==> flow/design.v <==
module Counter #(
    parameter FillingWaterTimeInSec=9'b001111000,WashingTimeInSec=9'b100101100,
              RinsingTimeInSec=9'b001111000,SpinningTimeInSec=9'b000111100,
              clk_freq_1=4'b0001,clk_freq_2=2*clk_freq_1,
              clk_freq_3=4*clk_freq_1,clk_freq_4=8*clk_freq_1
) (
    input wire Counter_RST,
    input wire clk,
    input wire [31:0] Counts,
    input wire CounterStop,
    output reg StateFinish 
);
reg [31:0] Counter;
always @(posedge clk or negedge Counter_RST) begin
    if (!Counter_RST) begin
        Counter<='b0;
    end else if(!CounterStop) begin
        Counter<=Counter+1'b1;
    end else begin
        Counter<=Counter;
    end
end
always @(posedge clk) begin
    if (Counter==Counts) begin
        StateFinish<=1'b1;
    end else begin
         StateFinish<=1'b0;
    end
end
endmodule
module ROM #(parameter  Min2_frq1=32'd118000000 ,Min2_frq2=32'd238000000,Min2_frq3=32'd478000000,Min2_frq4=32'd958000000,
                        Min5_frq1=32'd298000000 ,Min5_frq2=32'd598000000,Min5_frq3=32'd1198000000,Min5_frq4=32'd2398000000,
                        Min1_frq1=32'd58000000  ,Min1_frq2=32'd118000000,Min1_frq3=32'd238000000,Min1_frq4=32'd478000000
)
(
    input wire [1:0] clk_freq,
    input wire [2:0] StateFromController,
    output reg [31:0] CountsNum
);
    always @(*) begin
        case ({StateFromController,clk_freq})
            5'b00100,5'b11100: begin
                CountsNum=Min2_frq1;
            end
            5'b00101,5'b11101: begin
                CountsNum=Min2_frq2;
            end
            5'b00110,5'b11110: begin
                CountsNum=Min2_frq3;
            end
            5'b00111,5'b11111: begin
               CountsNum=Min2_frq4;
            end
            5'b01100: begin
               CountsNum=Min5_frq1;
            end
            5'b01101: begin
                CountsNum=Min5_frq2;
            end
            5'b01110: begin
                CountsNum=Min5_frq3;
            end
            5'b01111: begin
                CountsNum=Min5_frq4;
            end
            5'b11000: begin
                CountsNum=Min1_frq1;
            end
            5'b11001: begin
                CountsNum=Min1_frq2;
            end
            5'b11010: begin
                CountsNum=Min1_frq3;
            end
            5'b11011: begin
                CountsNum=Min1_frq4;
            end
            default:begin
                CountsNum=32'b01;
            end 
        endcase
    end
endmodule
module WashingMachineController #(
    parameter FillingWaterTimeInSec=120,WashingTimeInSec=300,
              RinsingTimeInSec=120,SpinningTimeInSec=60,
              clk_freq_1=1*10^6,clk_freq_2=2*clk_freq_1,
              clk_freq_3=4*clk_freq_1,clk_freq_4=8*clk_freq_1
) (
    input wire rst_n,
    input wire clk,
    input wire [1:0] clk_freq,
    input wire coin_in,
    input wire double_wash,
    input wire timer_pause,
    input wire StateFinish,
    output reg [2:0] CurrentState,
    output reg Counter_RST_From_FSM,
    output reg CounterStop,
    output reg wash_done
);
reg [2:0] NextState;
reg Tocin,Enable;
localparam Idle =3'b000,
           FillingWater=3'b001,
           Washing=3'b011,
           Rinsing=3'b111,
           Spinning=3'b110;
always @(posedge clk or negedge rst_n) begin
    if (!rst_n) begin
        CurrentState<=Idle;
    end else begin
        CurrentState<=NextState;
    end
end
always @(*) begin
    wash_done=1'b0;
    CounterStop=1'b0;
    Enable=1'b0;
    case (CurrentState)
        Idle: begin
            wash_done=1'b1;
            if (!coin_in) begin
                NextState=Idle;
                Counter_RST_From_FSM=1'b0;
            end else begin
                NextState=FillingWater;
                Counter_RST_From_FSM=1'b0;
            end
        end 
        FillingWater: begin
            if (!StateFinish) begin
                NextState=FillingWater;
                Counter_RST_From_FSM=1'b1;
            end else begin
                NextState=Washing;
                Counter_RST_From_FSM=1'b0;
            end
        end
        Washing:begin
            if (!StateFinish) begin
                NextState=Washing;
                Counter_RST_From_FSM=1'b1;
            end else begin
                NextState=Rinsing;
                Counter_RST_From_FSM=1'b0;
            end
        end
        Rinsing:begin
            if (!StateFinish) begin
                NextState=Rinsing;
                Counter_RST_From_FSM=1'b1;
            end else if (!(double_wash & Tocin)) begin
                NextState=Spinning;
                Counter_RST_From_FSM=1'b0;
            end else begin
                NextState=Washing;
                Counter_RST_From_FSM=1'b0;
                Enable=1'b1;
            end
        end
        Spinning:begin
            if (!timer_pause) begin
                if (!StateFinish) begin
                NextState=Spinning;
                Counter_RST_From_FSM=1'b1;
                end else begin
                NextState=Idle;
                Counter_RST_From_FSM=1'b0;
                end
            end else begin
                NextState=Spinning;
                Counter_RST_From_FSM=1'b1;
                CounterStop=1'b1;
            end
        end
        default:begin
            NextState=Idle;
            Counter_RST_From_FSM=1'b0;
        end
    endcase
end
    always @( posedge clk or negedge rst_n ) begin
        if (!rst_n) begin
            Tocin<=1'b1;
        end else if(Enable) begin
            Tocin<=1'b0;
        end
    end
endmodule
module WashingachineTop #(parameter  Min2_frq1=32'd118000000 ,Min2_frq2=32'd238000000,Min2_frq3=32'd478000000,Min2_frq4=32'd958000000,
                        Min5_frq1=32'd298000000 ,Min5_frq2=32'd598000000,Min5_frq3=32'd1198000000,Min5_frq4=32'd2398000000,
                        Min1_frq1=32'd58000000  ,Min1_frq2=32'd118000000,Min1_frq3=32'd238000000,Min1_frq4=32'd478000000
) (
    input wire clk_Top,
    input wire rst_n_Top,
    input wire [1:0] clk_freq_Top,
    input wire coin_in_Top,
    input wire double_wash_Top,
    input wire timer_pause_Top,
    output wire [2:0] CurrentState_Top,
    output wire wash_done_Top
);
wire Counter_RST_Top,StateFinish_Top,CounterStop_Top;
wire [31:0] Counts_Top;
wire Counter_RST_From_FSM_Top;
assign Counter_RST_Top=(rst_n_Top & Counter_RST_From_FSM_Top);
    Counter u_Counter(
    	.Counter_RST (Counter_RST_Top ),
        .clk         (clk_Top         ),
        .Counts      (Counts_Top      ),
        .CounterStop (CounterStop_Top ),
        .StateFinish (StateFinish_Top )
    );
    WashingMachineController  u_WashingMachineController(
    	.rst_n                (rst_n_Top                ),
        .clk                  (clk_Top                  ),
        .clk_freq             (clk_freq_Top             ),
        .coin_in              (coin_in_Top              ),
        .double_wash          (double_wash_Top          ),
        .timer_pause          (timer_pause_Top          ),
        .StateFinish          (StateFinish_Top          ),
        .CurrentState         (CurrentState_Top         ),
        .Counter_RST_From_FSM (Counter_RST_From_FSM_Top ),
        .CounterStop          (CounterStop_Top          ),
        .wash_done            (wash_done_Top            )
    );
    ROM #(
        .Min2_frq1 (Min2_frq1 ),
        .Min2_frq2 (Min2_frq2 ),
        .Min2_frq3 (Min2_frq3 ),
        .Min2_frq4 (Min2_frq4 ),
        .Min5_frq1 (Min5_frq1 ),
        .Min5_frq2 (Min5_frq2 ),
        .Min5_frq3 (Min5_frq3 ),
        .Min5_frq4 (Min5_frq4 ),
        .Min1_frq1 (Min1_frq1 ),
        .Min1_frq2 (Min1_frq2 ),
        .Min1_frq3 (Min1_frq3 ),
        .Min1_frq4 (Min1_frq4 )
    )
    u_ROM(
    	.clk_freq            (clk_freq_Top            ),
        .StateFromController (CurrentState_Top ),
        .CountsNum           (Counts_Top           )
    );
endmodule
# From RTL to reports: WashingachineTop
# What the tools print for WashingachineTop, step after step.
# Lines are those of the file above, counted from 1.
# Operators: Yosys type, input widths -> output width; for muxes data width and select width s.
# Library cell names are shortened.
# A cell with n/a has no value.
[design]
design = "WashingachineTop"
clock = "clk_Top"
cell_library = "sky130hd"
pvt_corner = "tt_025C_1v80"

# Word level
# Source: Yosys, flattened and elaborated, memories not mapped. Widths are those after wreduce; folded enables and synchronous resets count as part of the registers. Registers that Yosys merges into a memory's read port (data or address) are not register bits. Print and check cells do not count. Equal cells are merged and count once.
# Memory sizes are those after Yosys's memory passes, which may raise the word count (mostly to a power of two), join words into wider ones and drop unused or constant bits.
[classes]
add_sub_neg = 1
eq_ne = 5
mux = 18
bitwise = 2
n_reduce_logical = 2
[op_table]
columns = ["cell", "count"]
rows = [
  ["$add 32x1->32 const B", 1],
  ["$eq 32x32->1", 1],
  ["$pmux 3 s5", 1],
  ["$mux 3", 5],
  ["$mux 1", 10],
  ["$eq 3x3->1 const B", 2],
  ["$eq 3x1->1 const B", 1],
  ["$eq 3x2->1 const B", 1],
  ["$logic_not 3->1", 1],
  ["$reduce_or 3->1", 1],
  ["$and 1x1->1", 2],
  ["$pmux 1 s2", 1],
  ["$mux 2", 1],
]
[word_totals]
register_bits = 37
romBits = 832
memories = 1
input_bits = 7
output_inout_bits = 4
elab_cells = 33
[memory_table]
columns = ["memory", "words", "width", "rd", "write_ports", "line_no", "source"]
rows = [
  ["(name not given)", 32, 26, 1, 0, 41, "case ({StateFromController,clk_freq})"],
]

# Depth
# Depth = most cells in a row (Yosys ltp): at word level without a register or memory, in the mapped netlist without a sequential cell, where the memories' decode and read muxes count.
[logic_depth]
word_depth = 4
ABC_AREA = 0
ltp_mapped = 10
mapped_depth_nobuf = 9

# Netlist
# Yosys stat after the flow's synthesis: flattened, memories mapped to cells. It holds for the ABC_AREA given above (unset counts as 0); a run with the other value may have another netlist.
# The area totals of this step are shown rounded.
[types]
columns = ["cell", "count", "area_total_um2"]
rows = [
  ["dfrtp_1", 35, 875.84],
  ["xnor2_1", 28, 245.235],
  ["xor2_1", 22, 192.685],
  ["ha_1", 9, 112.608],
  ["a21oi_1", 19, 95.091],
  ["nand2_1", 25, 93.84],
  ["nor2_1", 21, 78.826],
  ["and3_1", 12, 75.072],
  ["nand3_1", 14, 70.067],
  ["nand4_1", 10, 62.56],
  ["nand2b_1", 7, 43.792],
  ["o21ai_0", 7, 35.034],
  ["a311oi_2", 2, 30.029],
  ["dfstp_2", 1, 26.275],
  ["nor2b_1", 4, 25.024],
  ["a211oi_1", 3, 22.522],
  ["a21o_1", 3, 22.522],
  ["buf_4", 3, 22.522],
]
# Not listed: further types 36, cells in them 62.
[mapped]
cells = 287
area_mm2 = 0.00259
seq_area_mm2 = 0.000922
flip_flops = 37
n_buf = 10
# By module: a second synthesis without flattening, with its own total; a netlist apart from the flattened one above.
[hier_totals]
hier_cells = 301
area_unflattened_mm2 = 0.00276
# Each row is one instance without its submodules.
[modules]
columns = ["module", "n_inst", "cells", "area_mm2", "seq_area_mm2"]
rows = [
  ["Counter", 1, 165, 0.00183, 0.000821],
  ["ROM", 1, 106, 0.000669, 0],
  ["WashingMachineController", 1, 29, 0.00025, 0.000101],
  ["WashingachineTop", 1, 1, 0.0000063, 0],
]

# Path before layout
# Source: OpenSTA report_checks on the synthesized netlist (no wires, ideal clock, input and output delay 20% of the period each), path of least setup slack; recovery checks are left aside. Register names are those of the netlist, which keeps one name where synthesis merged equal registers.
[synth_timing]
path_kind = "input -> register"
startpoint = "input port clk_freq_Top[0]"
endpoint = "register u_Counter.StateFinish"
clock_period_ns = 2.63
input_delay_ns = 0.526
setup_ns = 0.088
t_first_pin_ns = 0.526
arrival_time_ns = 2.371
t_required_ns = 2.542
slack_ns = 0.171
path_delay_ns = 1.933
path_stages = 9
path_buffers = 0
synth_period_reached_ns = 2.459
# "path_delay_ns" is the arrival time less input delay plus setup time.
# "path_stages" counts driving pins, that of a launching flip-flop among them; a cell with two outputs on the path counts twice.
# "synth_period_reached_ns" = period - worst setup slack (recovery checks aside). The figure is calculated, with input and output delays left at 20% of the set period.
# The rows between start and end are the longest chain of elaborated cells between them; the timing report does not say that the signal goes this way. Where chains are equally long, one stands for them.
# A line is the first line of the expression or statement that the cell stems from. Yosys adds cells for indexed reads and writes and turns some case tables into memories.
# A memory read counts as a cell of the chain, while the word-level depth stops at memories.
[synth_between]
cell_sequence = "inv_1 ha_1 nand2b_1 a21o_1 o211ai_1 xnor2_1 nand4_1 or4_1 nor4_2"
elab_chain_cells = 3
cells_between = 3
lines_between = 2
cone_classes = "eq/ne (1); mux (1); memory (1)"
[synth_rtl]
columns = ["item", "line_no", "source"]
rows = [
  ["start: declaration", 197, "input wire [1:0] clk_freq_Top,"],
  ["$mem_v2 32x26", 41, "case ({StateFromController,clk_freq})"],
  ["$eq 32x32->1", 24, "if (Counter==Counts) begin"],
  ["$mux 1", 24, ""],
  ["end: assignment", 25, "StateFinish<=1'b1;"],
  ["end: assignment", 27, "StateFinish<=1'b0;"],
  ["end: declaration", 11, "output reg StateFinish"],
]

# Timing after layout
# From the final timing report of stored run 1: the path of least setup slack in the routed layout; clock arrival at registers is part of the times.
[layout_timing]
path_kind = "register -> register"
startpoint = "register u_WashingMachineController.CurrentState[0]"
endpoint = "register u_Counter.Counter[27]"
clock_period_ns = 2.34
setup_ns = 0.09
t_first_pin_ns = 0.29
arrival_time_ns = 2.64
t_required_ns = 2.54
slack_ns = -0.10
path_stages = 9
path_buffers = 1
# The rows between start and end are the longest chain of elaborated cells between them; the timing report does not say that the signal goes this way. Where chains are equally long, one stands for them.
# At most two assigning lines are given for a register; there are more.
[layout_between]
cell_sequence = "dfrtp_1 buf_4 and3b_1 nand2_1 nand3_1 nor2_1 nand3_1 nor2_1 xor2_1"
elab_chain_cells = 2
cells_between = 2
lines_between = 1
cone_classes = "eq/ne (1); mux (1)"
[layout_rtl]
columns = ["item", "line_no", "source"]
rows = [
  ["start: declaration", 97, "output reg [2:0] CurrentState,"],
  ["start: assignment", 111, "CurrentState<=Idle;"],
  ["start: assignment", 113, "CurrentState<=NextState;"],
  ["$eq 3x3->1", 120, "case (CurrentState)"],
  ["$mux 1", 120, ""],
  ["end: assignment", 18, "Counter<=Counter+1'b1;"],
  ["end: assignment", 20, "Counter<=Counter;"],
  ["end: declaration", 13, "reg [31:0] Counter;"],
]

# Flow runs of WashingachineTop

Flow measurements of WashingachineTop on sky130hd: 2 stored runs with different settings, listed in no order. Input and output delays are each 20% of the period that was set; the output load is 0.01 pF.
"achieved_clock_period_ns" is the run's clock period less its worst setup slack. It is reckoned from that one timing run; input and output delays stay at 20% of the period that was set.
"timing.worst_path_ns" means the part of the period allowed to the worst setup path (the constraints hold back 20% at inputs and 20% at outputs) less its slack; where the path has registers, the arrival times of their clocks count too.
By "power.total_mw" is meant OpenSTA's value without simulated activity: inputs other than the clock are taken to toggle once in ten clock periods, and the tool carries that through the logic.
Measured values are rounded.

# stored run 1
==> flow/run.sh <==
#!/bin/bash
# the make line also repeats the synthesis and layout settings of config.mk as NAME=value (left out here)
make -C /OpenROAD-flow-scripts/flow DESIGN_CONFIG=/design/flow/config.mk WORK_HOME=/design/flow/orfs CLKGATE_MAP_FILE= finish
==> flow/config.mk <==
export PLATFORM = sky130hd
export DESIGN_NAME = WashingachineTop
export DESIGN_NICKNAME = WashingachineTop
export VERILOG_FILES = /design/flow/design.v
export SDC_FILE = /design/flow/constraint.sdc
export NUM_CORES = 4
export LEC_CHECK = 0
export CAP_MARGIN = 20
export CELL_PAD_IN_SITES_DETAIL_PLACEMENT = 0
export CORE_ASPECT_RATIO = 1.47
export CORE_MARGIN = 2
export CORE_UTILIZATION = 71
export CTS_CLUSTER_DIAMETER = 262
export CTS_CLUSTER_SIZE = 67
export GPL_ROUTABILITY_DRIVEN = 1
export GPL_TIMING_DRIVEN = 1
export MIN_ROUTING_LAYER = met1
export PLACE_DENSITY_LB_ADDON = 0.04
export SETUP_SLACK_MARGIN = -0.18
export SLEW_MARGIN = 20
export TNS_END_PERCENT = 40
==> flow/constraint.sdc <==
create_clock -name core_clock -period 2.34 [get_ports {clk_Top}]
set_input_delay 0.4680 -clock core_clock [delete_from_list [all_inputs] [get_ports {clk_Top}]]
set_output_delay 0.4680 -clock core_clock [all_outputs]
set_load 0.01 [all_outputs]

==> stored run 1: results <==
synthArea_mm2=0.00259
total_die_area_mm2=0.00415
stdcell_area_mm2=0.00318
final_util_pct=91.3
fin_ws_ns=-0.103
setupTns_ns=-0.156
power.total_mw=1.26
achieved_clock_period_ns=2.443
timing.worst_path_ns=2.44
timing.worst_path_kind="register -> register"

# stored run 2
==> flow/run.sh <==
#!/bin/bash
# the make line also repeats the synthesis and layout settings of config.mk as NAME=value (left out here)
make -C /OpenROAD-flow-scripts/flow DESIGN_CONFIG=/design/flow/config.mk WORK_HOME=/design/flow/orfs CLKGATE_MAP_FILE= finish
==> flow/config.mk <==
export PLATFORM = sky130hd
export DESIGN_NAME = WashingachineTop
export DESIGN_NICKNAME = WashingachineTop
export VERILOG_FILES = /design/flow/design.v
export SDC_FILE = /design/flow/constraint.sdc
export NUM_CORES = 4
export LEC_CHECK = 0
export ABC_AREA = 1
export CAP_MARGIN = 5
export CELL_PAD_IN_SITES_DETAIL_PLACEMENT = 2
export CORE_MARGIN = 2
export CORE_UTILIZATION = 15
export CTS_CLUSTER_DIAMETER = 91
export GPL_ROUTABILITY_DRIVEN = 1
export GPL_TIMING_DRIVEN = 0
export PLACE_DENSITY_LB_ADDON = 0.16
export SETUP_SLACK_MARGIN = 0.36
export SLEW_MARGIN = 20
export TNS_END_PERCENT = 45
==> flow/constraint.sdc <==
create_clock -name core_clock -period 4.2 [get_ports {clk_Top}]
set_input_delay 0.8400 -clock core_clock [delete_from_list [all_inputs] [get_ports {clk_Top}]]
set_output_delay 0.8400 -clock core_clock [all_outputs]
set_load 0.01 [all_outputs]

==> stored run 2: results <==
synthArea_mm2=0.00296
total_die_area_mm2=0.0209
stdcell_area_mm2=0.00359
final_util_pct=18.5
fin_ws_ns=1.22
setupTns_ns=0.000
power.total_mw=0.812
achieved_clock_period_ns=2.978
timing.worst_path_ns=2.14
timing.worst_path_kind="input -> register"
